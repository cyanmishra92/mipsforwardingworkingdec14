==> flow/design.v <==
module control_unit(
    input  [5:0] op,
    input  [5:0] func,
    input  [4:0] rs,
    input  [4:0] rt,
    input  [4:0] edestReg,      
    input  [4:0] mdestReg,      
    input  [4:0] wdestReg,      
    input        ewreg,         
    input        em2reg,         
    input        mwreg,
    input        mm2reg,         
    input        wwreg,
    input        wm2reg,
    input        rsrtequ,        
    output reg        wreg,
    output reg        m2reg,
    output reg        wmem,
    output reg [3:0]  aluc,
    output reg        aluimm,
    output reg        regrt,
    output reg [1:0]  fwda,      
    output reg [1:0]  fwdb,
    output reg [1:0]  pcsrc,     
    output reg        wpcir,     
    output reg        jal,       
    output reg        shift,     
    output reg        sext       
);
    reg i_rs, i_rt;             
    reg stall;                  
    always @(*) begin
        wreg   = 1'b0;
        m2reg  = 1'b0;
        wmem   = 1'b0;
        aluc   = 4'b0010;
        aluimm = 1'b0;
        regrt  = 1'b0;
        pcsrc  = 2'b00;         
        jal    = 1'b0;
        shift  = 1'b0;
        sext   = 1'b1;
        i_rs = 1'b1;
        i_rt = 1'b1;
        case (op)
            6'b000000: begin  
                regrt = 1'b0;  
                wreg  = 1'b1;
                i_rs  = 1'b1;
                i_rt  = 1'b1;
                case (func)
                    6'b100000: aluc = 4'b0010;  
                    6'b100010: aluc = 4'b0110;  
                    6'b100100: aluc = 4'b0000;  
                    6'b100101: aluc = 4'b0001;  
                    6'b100110: aluc = 4'b0011;  
                    6'b000000: begin aluc = 4'b1000; shift = 1'b1; end  
                    6'b000010: begin aluc = 4'b1001; shift = 1'b1; end  
                    6'b001000: begin
                        wreg  = 1'b0;
                        pcsrc = 2'b11;
                        i_rt  = 1'b0;  
                    end
                    default: ;
                endcase
            end
            6'b100011: begin  
                wreg   = 1'b1;
                m2reg  = 1'b1;
                aluimm = 1'b1;
                regrt  = 1'b1;  
                i_rs   = 1'b1;
                i_rt   = 1'b0;
            end
            6'b101011: begin  
                wmem   = 1'b1;
                aluimm = 1'b1;
                regrt  = 1'b1;  
                wreg   = 1'b0;
                i_rs   = 1'b1;
                i_rt   = 1'b1;
            end
            6'b000100: begin  
                wreg   = 1'b0;
                i_rs   = 1'b1;
                i_rt   = 1'b1;
                if (rsrtequ) pcsrc = 2'b01;  
            end
            6'b000101: begin  
                wreg   = 1'b0;
                i_rs   = 1'b1;
                i_rt   = 1'b1;
                if (!rsrtequ) pcsrc = 2'b01;  
            end
            6'b000010: begin  
                wreg  = 1'b0;
                i_rs  = 1'b0;
                i_rt  = 1'b0;
                pcsrc = 2'b10;  
            end
            6'b000011: begin  
                jal   = 1'b1;
                wreg  = 1'b1;
                m2reg = 1'b0;
                pcsrc = 2'b10;  
                i_rs  = 1'b0;
                i_rt  = 1'b0;
            end
            default: begin
                i_rs = 1'b0;
                i_rt = 1'b0;
            end
        endcase
        stall = ewreg & em2reg & (edestReg != 0) &
                ( (i_rs & (edestReg == rs)) | (i_rt & (edestReg == rt)) );
        wpcir = ~stall;  
        fwda = 2'b00;
        fwdb = 2'b00;
        if (ewreg && (edestReg != 0) && (edestReg == rs)) fwda = 2'b01;
        else if (mwreg && (mdestReg != 0) && (mdestReg == rs)) fwda = 2'b10;
        else if (wwreg && (wdestReg != 0) && (wdestReg == rs)) fwda = 2'b11;
        if (ewreg && (edestReg != 0) && (edestReg == rt)) fwdb = 2'b01;
        else if (mwreg && (mdestReg != 0) && (mdestReg == rt)) fwdb = 2'b10;
        else if (wwreg && (wdestReg != 0) && (wdestReg == rt)) fwdb = 2'b11;
        if (stall) begin
            wreg   = 1'b0;
            m2reg  = 1'b0;
            wmem   = 1'b0;
            aluimm = 1'b0;
            regrt  = 1'b0;
            jal    = 1'b0;
            shift  = 1'b0;
            pcsrc  = 2'b00;  
        end
    end
endmodule
module reg_file(
    input             clk,
    input             we,
    input      [4:0]  rna,
    input      [4:0]  rnb,
    input      [4:0]  wn,
    input      [31:0] wd,
    output reg [31:0] qa,
    output reg [31:0] qb
);
    reg [31:0] registers [0:31];
    integer i;
    initial begin
        registers[0]  = 32'h00000000;
        registers[1]  = 32'hA00000AA;
        registers[2]  = 32'h10000011;
        registers[3]  = 32'h20000022;
        registers[4]  = 32'h30000033;
        registers[5]  = 32'h40000044;
        registers[6]  = 32'h50000055;
        registers[7]  = 32'h60000066;
        registers[8]  = 32'h70000077;
        registers[9]  = 32'h80000088;
        registers[10] = 32'h90000099;
        for (i = 11; i < 32; i = i + 1) registers[i] = 32'b0;
    end
    always @(*) begin
        qa = registers[rna];
        qb = registers[rnb];
    end
    always @(posedge clk) begin
        if (we && wn != 0) registers[wn] <= wd;
        registers[0] <= 32'b0;  
    end
endmodule
module alu(
    input      [31:0] a,
    input      [31:0] b,
    input      [3:0]  aluc,
    output reg [31:0] r
);
    always @(*) begin
        case (aluc)
            4'b0000: r = a & b;
            4'b0001: r = a | b;
            4'b0010: r = a + b;
            4'b0011: r = a ^ b;
            4'b0110: r = a - b;
            default: r = 32'b0;
        endcase
    end
endmodule
module datapath(
    input clk,
    output reg [31:0] pc,
    output reg [31:0] dinstOut,
    output reg        ewreg,
    output reg        em2reg,
    output reg        ewmem,
    output reg [3:0]  ealuc,
    output reg        ealuimm,
    output reg [4:0]  edestReg,
    output reg [31:0] eqa,
    output reg [31:0] eqb,
    output reg [31:0] eimm32,
    output reg        mwreg,
    output reg        mm2reg,
    output reg        mwmem,
    output reg [4:0]  mdestReg,
    output reg [31:0] mr,
    output reg [31:0] mqb,
    output reg        wwreg,
    output reg        wm2reg,
    output reg [4:0]  wdestReg,
    output reg [31:0] wr,
    output reg [31:0] wdo,
    output     [31:0] wbData,
    output [1:0] fwda,
    output [1:0] fwdb,
    output [1:0] pcsrc,
    output       wpcir
);
    initial begin
        pc       = 32'b0;
        dinstOut = 32'b0;
        ewreg    = 1'b0; em2reg = 1'b0; ewmem = 1'b0; ealuc = 4'b0; ealuimm = 1'b0; edestReg = 5'b0; eqa = 32'b0; eqb = 32'b0; eimm32 = 32'b0;
        mwreg    = 1'b0; mm2reg = 1'b0; mwmem = 1'b0; mdestReg = 5'b0; mr = 32'b0; mqb = 32'b0;
        wwreg    = 1'b0; wm2reg = 1'b0; wdestReg = 5'b0; wr = 32'b0; wdo = 32'b0;
    end
    reg [31:0] imem [0:31];
    initial begin
        imem[0] = 32'h00221820;  
        imem[1] = 32'h01232022;  
        imem[2] = 32'h01232825;  
        imem[3] = 32'h01233026;  
        imem[4] = 32'h01233824;  
        imem[5] = 32'h00000000;
        imem[6] = 32'h00000000;
        imem[7] = 32'h00000000;
        imem[8] = 32'h00000000;
        imem[9] = 32'h00000000;
    end
    reg [31:0] dmem [0:31];
    integer di;
    initial begin
        dmem[0] = 32'hA00000AA;
        dmem[1] = 32'h10000011;
        dmem[2] = 32'h20000022;
        dmem[3] = 32'h30000033;
        dmem[4] = 32'h40000044;
        dmem[5] = 32'h50000055;
        dmem[6] = 32'h60000066;
        dmem[7] = 32'h70000077;
        dmem[8] = 32'h80000088;
        dmem[9] = 32'h90000099;
        for (di = 10; di < 32; di = di + 1) dmem[di] = 32'b0;
    end
    wire [31:0] pc4  = pc + 4;
    reg  [31:0] dpc4;
    wire [31:0] npc  = pcsrc == 2'b00 ? pc4 : pc4;  
    always @(posedge clk) begin
        if (wpcir) pc <= npc;
    end
    always @(posedge clk) begin
        if (wpcir) begin
            dinstOut <= imem[pc[31:2]];
            dpc4     <= pc4;
        end
    end
    wire [5:0] op   = dinstOut[31:26];
    wire [4:0] rs   = dinstOut[25:21];
    wire [4:0] rt   = dinstOut[20:16];
    wire [4:0] rd   = dinstOut[15:11];
    wire [5:0] func = dinstOut[5:0];
    wire [31:0] imm32 = {{16{dinstOut[15]}}, dinstOut[15:0]};
    wire id_wreg, id_m2reg, id_wmem, id_aluimm, id_regrt, id_jal, id_shift, id_sext;
    wire [3:0] id_aluc;
    control_unit CU(
        .op(op), .func(func), .rs(rs), .rt(rt),
        .edestReg(edestReg), .mdestReg(mdestReg), .wdestReg(wdestReg),
        .ewreg(ewreg), .em2reg(em2reg), .mwreg(mwreg), .mm2reg(mm2reg), .wwreg(wwreg), .wm2reg(wm2reg),
        .rsrtequ(rsrtequ),
        .wreg(id_wreg), .m2reg(id_m2reg), .wmem(id_wmem), .aluc(id_aluc), .aluimm(id_aluimm), .regrt(id_regrt),
        .fwda(fwda), .fwdb(fwdb), .pcsrc(pcsrc), .wpcir(wpcir), .jal(id_jal), .shift(id_shift), .sext(id_sext)
    );
    wire [31:0] qa, qb;
    reg_file RF(
        .clk(clk),
        .we(wwreg),
        .rna(rs),
        .rnb(rt),
        .wn(wdestReg),
        .wd(wbData),
        .qa(qa),
        .qb(qb)
    );
    wire [31:0] ealu_result;
    wire [31:0] da = (fwda == 2'b01) ? ealu_result :
                     (fwda == 2'b10) ? mr         :
                     (fwda == 2'b11) ? wbData     : qa;
    wire [31:0] db = (fwdb == 2'b01) ? ealu_result :
                     (fwdb == 2'b10) ? mr         :
                     (fwdb == 2'b11) ? wbData     : qb;
    wire rsrtequ = (da == db);
    wire [4:0] destReg = id_regrt ? rt : rd;
    reg [4:0] ers, ert;
    always @(posedge clk) begin
        ewreg    <= id_wreg;
        em2reg   <= id_m2reg;
        ewmem    <= id_wmem;
        ealuc    <= id_aluc;
        ealuimm  <= id_aluimm;
        edestReg <= destReg;
        eqa      <= da;
        eqb      <= db;
        eimm32   <= imm32;
        ers      <= rs;
        ert      <= rt;
    end
    wire [31:0] forward_a = (mwreg && mdestReg != 0 && mdestReg == ers) ? mr :
                            (wwreg && wdestReg != 0 && wdestReg == ers) ? wbData :
                            eqa;
    wire [31:0] forward_b = (mwreg && mdestReg != 0 && mdestReg == ert) ? mr :
                            (wwreg && wdestReg != 0 && wdestReg == ert) ? wbData :
                            eqb;
    wire [31:0] alu_b = ealuimm ? eimm32 : forward_b;
    alu ALU(.a(forward_a), .b(alu_b), .aluc(ealuc), .r(ealu_result));
    always @(posedge clk) begin
        mwreg    <= ewreg;
        mm2reg   <= em2reg;
        mwmem    <= ewmem;
        mdestReg <= edestReg;
        mr       <= ealu_result;
        mqb      <= forward_b;
    end
    always @(posedge clk) begin
        if (mwmem) dmem[mr[31:2]] <= mqb;
    end
    wire [31:0] mmo = mm2reg ? dmem[mr[31:2]] : 32'b0;
    always @(posedge clk) begin
        wwreg    <= mwreg;
        wm2reg   <= mm2reg;
        wdestReg <= mdestReg;
        wr       <= mr;
        wdo      <= mmo;
    end
    assign wbData = wm2reg ? wdo : wr;
endmodule
# Reports on datapath
# What the tools print for datapath, step after step.
# Lines are those of the file above, counted from 1.
# Operators: Yosys type, input widths -> output width; for muxes data width and select width s.
# Library cell names are shortened.
# The mark -- stands for no value.
dict set report setup {
  top {datapath}
  clock {clk}
  lib {sky130hd}
  lib_corner {tt_025C_1v80}
}

# Elaborated design
# Yosys after proc, flatten, opt, wreduce and memory -nomap, before mapping. Enables and synchronous resets that opt folds into registers are not counted as muxes. Print and check cells are not counted. Equal cells are merged and count once.
# Yosys's memory passes give these memory sizes; they may raise the number of words (mostly to a power of two), join words into wider ones and drop unused or constant bits.
dict set report bits {
  register_bits 278
  mem_bits_rw 2048
  romBits 352
  clocked_rd_ports_x_width 43
  memories 3
  output_inout_bits 355
  wordCells 138
}
dict set report op_classes {
  add_sub_neg 3
  eq_ne 33
  n_mux 40
  logic 10
  n_reduce_logical 26
}
# memory words word_bits read_ports write_ports line
set memory_table {}
lappend memory_table {RF.registers 32 32 2 2 147} ;# reg [31:0] registers [0:31];
lappend memory_table {dmem 32 32 1 1 239} ;# reg [31:0] dmem [0:31];
lappend memory_table {imem 32 11 1 0 226} ;# reg [31:0] imem [0:31];
# operator count
set op_table {}
lappend op_table {{$mux 32} 14}
lappend op_table {{$pmux 32 s5} 1}
lappend op_table {{$eq 5x5->1} 10}
lappend op_table {{$eq 6x6->1 const B} 6}
lappend op_table {{$add 32x3->32 const B} 1}
lappend op_table {{$add 32x32->32} 1}
lappend op_table {{$sub 32x32->32} 1}
lappend op_table {{$eq 32x32->1} 1}
lappend op_table {{$and 32x32->32} 1}
lappend op_table {{$or 32x32->32} 1}
lappend op_table {{$xor 32x32->32} 1}
lappend op_table {{$pmux 4 s6} 1}
lappend op_table {{$eq 6x2->1 const B} 3}
lappend op_table {{$mux 2} 8}
lappend op_table {{$reduce_bool 5->1} 3}
lappend op_table {{$mux 5} 3}
lappend op_table {{$logic_and 1x1->1} 13}
lappend op_table {{$eq 6x3->1 const B} 2}
lappend op_table {{$logic_not 6->1} 2}
lappend op_table {{$mux 1} 10}
lappend op_table {{$eq 2x2->1 const B} 4}
lappend op_table {{$eq 4x2->1 const B} 2}
lappend op_table {{$pmux 2 s4} 1}
lappend op_table {{$reduce_or 2->1} 3}
lappend op_table {{$eq 6x4->1 const B} 1}
lappend op_table {{$and 1x1->1} 5}
lappend op_table {{$reduce_or 5->1} 1}
lappend op_table {{$eq 2x1->1 const B} 2}
# Not listed: further kinds 8, cells in them 10.

# Longest topological paths
# Yosys ltp: most cells in a row. Word level: on the elaborated netlist, between registers, memories and ports. Mapped: between sequential cells and ports; inverters and the memories' decode and read muxes count.
dict set report depth {
  depth_word 14
  abc_area 1
  mapped_depth 34
}

# Mapped cells and area
# Source: synth_stat.txt of the flow (Yosys; design flattened, memories mapped). It holds for the ABC_AREA given above (unset counts as 0); a run with the other value may have another netlist.
# The area totals of this step are shown rounded.
dict set report mapped {
  cell_count 2238
  yosys_area_um2 18100
  flip_flops 315
  buf_cells 220
}
# cell count type_area_um2
set types {}
lappend types {dfxtp_1 219 4.38E+03}
lappend types {edfxtp_1 96 2.88E+03}
lappend types {nand2_1 354 1.33E+03}
lappend types {ha_1 99 1.24E+03}
lappend types {buf_4 141 1.06E+03}
lappend types {o21ai_0 199 995.955}
lappend types {inv_1 244 915.878}
lappend types {nor2_1 158 593.069}
lappend types {o211ai_1 77 578.054}
lappend types {a21oi_1 104 520.499}
lappend types {nand3_1 100 500.48}
lappend types {xor2_1 54 472.954}
lappend types {clkbuf_1 55 206.448}
lappend types {nand3_2 19 190.182}
lappend types {nand2_2 29 181.424}
lappend types {o221ai_1 17 148.893}
lappend types {nand4_1 19 118.864}
lappend types {or2_2 19 118.864}
# Not listed: further types 41, cells in them 235.

# Path before layout
# Path of least setup slack by OpenSTA after synthesis, without wires, with an ideal clock, recovery checks aside; 20% of the period is set as input and as output delay. Where synthesis merged equal registers, the netlist keeps one of their names.
dict set report synth_timing {
  path_kind {register -> register}
  start {register mdestReg[0]}
  end {register eqb[29]}
  tclk_ps 5930
  setup_ps 70
  launch_ps 0
  arrival_ps 3925
  setup_slack_ps 1936
  path_delay_ps 3995
  driving_pins 27
  path_buffers 2
  period_less_setup_slack_ps 3994
}
# "path_delay_ps" is the arrival time less input delay plus setup time.
# "driving_pins" counts driving pins, that of a launching flip-flop among them; a cell with two outputs on the path counts twice.
# "period_less_setup_slack_ps" = period - worst setup slack (recovery checks aside). The figure is calculated, with input and output delays left at 20% of the set period.
dict set report synth_via {
  cell_sequence {dfxtp_1 -> buf_4 -> xor2_1 -> nor2_2 -> nand2_4 -> buf_4 -> a21oi_4 -> ha_1 -> inv_1 -> nor2_2 -> nand2_2 -> nor4_4 -> nand4_1 -> nand2_1 -> xor2_1 -> ha_1 -> nand2_1 -> nor4_1 -> nand3_1 -> nand3_1 -> a21o_1 -> nand2_1 -> nand3_1 -> nand2_1 -> o21ai_0 -> nor2_1 -> a21oi_1}
}
# item line
set synth_lines {}
lappend synth_lines {{from (decl)} 205} ;# output reg [4:0]  mdestReg,
lappend synth_lines {{from (assign)} 328} ;# mdestReg <= edestReg;
lappend synth_lines {{to (assign)} 311} ;# eqb      <= db;
lappend synth_lines {{to (decl)} 200} ;# output reg [31:0] eqb,
# No chain of elaborated cells between the ends is given.
# Nets of the timed path that keep an RTL name, with a line that drives or declares them; the list need not be complete.
# signal line
set synth_named_nets {}
lappend synth_named_nets {ALU.r[29] 179} ;# case (aluc)

# Timing after layout
# From the final timing report of run 1: the path of least setup slack in the routed layout; clock arrival at registers is part of the times.
# The path's times are printed in steps of 10 ps; the period is the one set.
dict set report layout_timing {
  path_kind {register -> register}
  start {register mdestReg[0]}
  end {register eqa[23]}
  tclk_ps 6180
  setup_ps 100
  launch_ps 590
  arrival_ps 6170
  setup_slack_ps 500
  driving_pins 27
  path_buffers 0
}
dict set report layout_via {
  cell_sequence {dfxtp_1 -> xor2_1 -> nor2_2 -> nand2_4 -> inv_2 -> nand2_1 -> nand2_2 -> ha_1 -> inv_1 -> nor2_2 -> nand2_2 -> nor4_4 -> nor2_2 -> xor2_1 -> ha_1 -> nand2_1 -> o21ai_0 -> a21oi_1 -> o21ai_1 -> nand2_1 -> nand2_1 -> a21oi_1 -> or2_0 -> nand3_1 -> nand2_1 -> nand2_1 -> nand2_1}
}
# item line
set layout_lines {}
lappend layout_lines {{from (decl)} 205} ;# output reg [4:0]  mdestReg,
lappend layout_lines {{from (assign)} 328} ;# mdestReg <= edestReg;
lappend layout_lines {{to (assign)} 310} ;# eqa      <= da;
lappend layout_lines {{to (decl)} 199} ;# output reg [31:0] eqa,
# No chain of elaborated cells between the ends is given.
# Nets of the timed path that keep an RTL name, with a line that drives or declares them; the list need not be complete.
# signal line
set layout_named_nets {}
lappend layout_named_nets {ALU.r[23] 179} ;# case (aluc)

; Measured data: module datapath, platform sky130hd, 2 stored runs of the flow under differing settings, order arbitrary. Input and output delays are each 20% of the period that was set; the output load is 0.01 pF.
; "worstPathTime_ps": the worst setup path's part of the clock period (all of it between registers, 20% less for each end at a port) less its slack. A launch clock that arrives late makes it longer, a capture clock that arrives late makes it shorter.
; "worstPathTime_ps" is given in steps of 10 ps.
; The results are shown rounded.

[run 1: settings]
period_ns = 6.18
CORE_UTILIZATION = 68
PLACE_DENSITY = 0.79
CORE_ASPECT_RATIO = 1.03
TNS_END_PERCENT = 90
ABC_AREA = 1
GPL_ROUTABILITY_DRIVEN = 0
CTS_CLUSTER_SIZE = 87
CAP_MARGIN = 30
CORE_MARGIN = 2
SLEW_MARGIN = 20
[run 1: results]
setup_worst_slack_ps = 502
setup_tns_ps = 0
post_synth_area_um2 = 18100
worstPathTime_ps = 5680
critical_path_kind = register -> register
post_route_util_pct = 82.1
die_area_um2 = 28000

[run 2: settings]
period_ns = 4.0
CORE_UTILIZATION = 58
SETUP_SLACK_MARGIN = 0.58
PLACE_DENSITY_LB_ADDON = 0.02
ABC_AREA = 0
GPL_ROUTABILITY_DRIVEN = 1
CTS_CLUSTER_DIAMETER = 165
CAP_MARGIN = 40
SLEW_MARGIN = 35
CORE_MARGIN = 2
[run 2: results]
setup_worst_slack_ps = -1650
setup_tns_ps = -72700
post_synth_area_um2 = 17600
worstPathTime_ps = 5650
critical_path_kind = register -> register
post_route_util_pct = 86.1
die_area_um2 = 31800
